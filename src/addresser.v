==> flow/design.v <==
module addresser(clk, rst, address_w,data_w, rx_ready, uart_rx);
    input wire clk;
    input wire rst;
    input wire rx_ready;
    input wire [7:0] uart_rx;
    output reg [7:0] data_w;
    output reg [9:0] address_w = 10'b0;
    always @(posedge clk)
        begin
            if(rx_ready == 1) begin
                if(address_w == 10'h3FF) begin                   
                    address_w <= 10'h0;                          
                end
                data_w <= uart_rx;                               
                address_w <= address_w + 1;                      
            end
            if (rst == 1) begin
                address_w <= 0;
                data_w <= 0;
            end
    end
endmodule
# From RTL to reports: addresser
# Tool output for the design above, in the order of the flow.
# Lines are those of the file above, counted from 1.
# Operators: Yosys type, input widths -> output width; for muxes data width and select width s.
# Cell names lack the library's common part.
# Not given: n/a
[design]
top = "addresser"
clock_port = "clk"
cell_library = "sky130hd"
pvt_corner = "tt_025C_1v80"

# Word level
# Counts by Yosys on the flattened word-level netlist (proc, flatten, opt, wreduce; memories kept). Register bits leave out memories and registers merged into their read ports (data or address); mux counts leave out enables and synchronous resets folded into registers. Print and check cells are left out. Cells with the same type and inputs are merged into one.
[op_classes]
add_sub_neg = 1
multipliers = 0
n_div = 0
compare = 0
equal = 0
shift = 0
n_mux = 0
n_logic = 0
reduce_and_logical = 0
[op_table]
columns = ["cell", "n"]
rows = [
  ["$add 10x1->10 const B", 1],
]
[word_totals]
reg_bits = 18
latch_bits = 0
ram_bits = 0
rom_bits = 0
clocked_rd_ports_x_width = 0
mem_count = 0
inputBits = 11
wordCells = 3

# Longest topological paths
# Yosys ltp: most cells in a row. Word level: on the elaborated netlist, between registers, memories and ports. Mapped: between sequential cells and ports; inverters and the memories' decode and read muxes count.
[logic_depth]
depth_word = 1
abc_area = 0
mapped_depth = 4

# Mapped cells and area
# Yosys stat after the flow's synthesis: flattened, memories mapped to cells. It holds for the ABC_AREA given above (unset counts as 0); a run with the other value may have another netlist.
# Totals and module areas in this step are rounded.
[types]
columns = ["type", "n", "area_total_um2"]
rows = [
  ["dfxtp_1", 18, 360.346],
  ["mux2i_1", 9, 90.086],
  ["nor2_1", 14, 52.55],
  ["a21oi_1", 4, 20.019],
  ["nand4_1", 3, 18.768],
  ["xnor2_1", 2, 17.517],
  ["xor2_1", 2, 17.517],
  ["o31ai_1", 2, 15.014],
  ["or4_1", 2, 15.014],
  ["ha_1", 1, 12.512],
  ["or3_1", 2, 12.512],
  ["mux2_2", 1, 11.261],
  ["nand2_1", 3, 11.261],
  ["nand3_1", 2, 10.01],
  ["o21ai_0", 2, 10.01],
  ["clkbuf_1", 2, 7.507],
  ["inv_1", 2, 7.507],
  ["nor2b_1", 1, 6.256],
]
# Other cell types: 2; their cells: 2.
[mapped]
cell_count = 74
area_mm2 = 0.000707
ffs = 18
buffers = 3

# Timing after synthesis
# Source: OpenSTA report_checks on the synthesized netlist (no wires, ideal clock, input and output delay 20% of the period each), path of least setup slack; recovery checks are left aside. Register names are those of the netlist, which keeps one name where synthesis merged equal registers.
[synth_path]
kind = "register -> register"
startpoint = "register address_w[0]"
endpoint = "register address_w[6]"
period_ns = 1.48
setup_ns = 0.071
launch_ns = 0.000
t_arrival_ns = 1.271
t_required_ns = 1.409
slack_ns = 0.139
path_delay_ns = 1.342
driving_pins = 5
n_path_buf = 0
synth_period_reached_ns = 1.341
# "path_delay_ns" is the arrival time less input delay plus setup time.
# "driving_pins" counts driving pins, that of a launching flip-flop among them; a cell with two outputs on the path counts twice.
# "synth_period_reached_ns" is the clock period less the worst setup slack; recovery checks do not enter. This is arithmetic on one report: input and output delays are still those of the set period (20% each).
# The rows between start and end are the longest chain of elaborated cells between them; the timing report does not say that the signal goes this way. Where chains are equally long, one stands for them.
# Each line given opens the expression or statement behind the cell; cells for indexed reads and writes are added by Yosys, which also makes memories of some case tables.
# A register here has more assigning lines than the two given.
[synth_between]
path_cell_list = "dfxtp_1 > ha_1 > nand4_1 > or3_1 > a21oi_1"
elab_chain_len = 1
cells_between = 1
cone_classes = "add/sub: 1"
[synth_rtl]
columns = ["element", "line_no", "text"]
rows = [
  ["start, declared", 7, "output reg [9:0] address_w = 10'b0;"],
  ["start, assigned", 12, "address_w <= 10'h0;"],
  ["start, assigned", 15, "address_w <= address_w + 1;"],
  ["$add 10x1->10", 15, ""],
  ["end, assigned", 12, ""],
  ["end, assigned", 15, ""],
  ["end, declared", 7, ""],
]

# Worst path after layout
# From the final timing report of entry A: the path of least setup slack in the routed layout; clock arrival at registers is part of the times.
[layout_path]
kind = "register -> output"
startpoint = "register address_w[5]"
endpoint = "output port address_w[5]"
period_ns = 2.13
out_delay_ns = 0.43
launch_ns = 0.28
t_arrival_ns = 1.29
t_required_ns = 1.70
slack_ns = 0.41
driving_pins = 2
n_path_buf = 1
# A register here has more assigning lines than the two given.
[layout_between]
path_cell_list = "dfxtp_1 > clkdlybuf4s50_1"
elab_chain_len = 0
cells_between = 0
[layout_rtl]
columns = ["element", "line_no", "text"]
rows = [
  ["start, declared", 7, "output reg [9:0] address_w = 10'b0;"],
  ["start, assigned", 12, "address_w <= 10'h0;"],
  ["start, assigned", 15, "address_w <= address_w + 1;"],
  ["end, declared", 7, ""],
]

# Stored flow runs of addresser (2 of them; Yosys, OpenROAD, sky130hd). They differ in their settings and are not a sequence. Constraints: input delay and output delay 20% of the set period each, output load 0.01 pF.
# "achieved_period_ns": clock period set for the run, less the worst setup slack. It is reckoned from that one timing run; input and output delays stay at 20% of the period that was set.
# "worst_path_time_ns" = time allowed to the worst setup path (clock period - input delay - output delay, where it has them) - its slack; a late launch clock adds to it, a late capture clock takes from it.
# "final_power_mw" rests on the timing tool's default activity at the inputs, not on a simulated workload.
# Results are given in rounded form.

[[run]]
name = "entry A"
[run.settings]
period_ns = 2.13
CORE_UTILIZATION = 31
CORE_MARGIN = 7
CELL_PAD_IN_SITES_DETAIL_PLACEMENT = 1
GPL_TIMING_DRIVEN = 0
CTS_CLUSTER_SIZE = 40
CTS_CLUSTER_DIAMETER = 93
MAX_ROUTING_LAYER = "met5"
CAP_MARGIN = 20
SLEW_MARGIN = 20
[run.results]
synth_chip_area_mm2 = 0.000707
dieArea_mm2 = 0.00381
post_route_stdcell_area_mm2 = 0.00103
utilization_frac = 0.472
worstSetupSlack_ns = 0.411
setup_tns_ns = 0.000
fin_hold_ws_ns = 0.499
final_power_mw = 0.606
achieved_period_ns = 1.719
worst_path_time_ns = 1.29
worst_setup_path_type = "register -> output"

[[run]]
name = "entry B"
[run.settings]
period_ns = 1.26
CORE_UTILIZATION = 15
SETUP_SLACK_MARGIN = 0.05
PLACE_DENSITY = 0.56
CTS_CLUSTER_SIZE = 93
CAP_MARGIN = 15
MIN_ROUTING_LAYER = "met1"
CORE_MARGIN = 2
SLEW_MARGIN = 20
[run.results]
synth_chip_area_mm2 = 0.000707
dieArea_mm2 = 0.00528
post_route_stdcell_area_mm2 = 0.00118
utilization_frac = 0.266
worstSetupSlack_ns = 0.028
setup_tns_ns = 0.000
fin_hold_ws_ns = 0.497
final_power_mw = 1.22
achieved_period_ns = 1.232
worst_path_time_ns = 1.23
worst_setup_path_type = "register -> register"
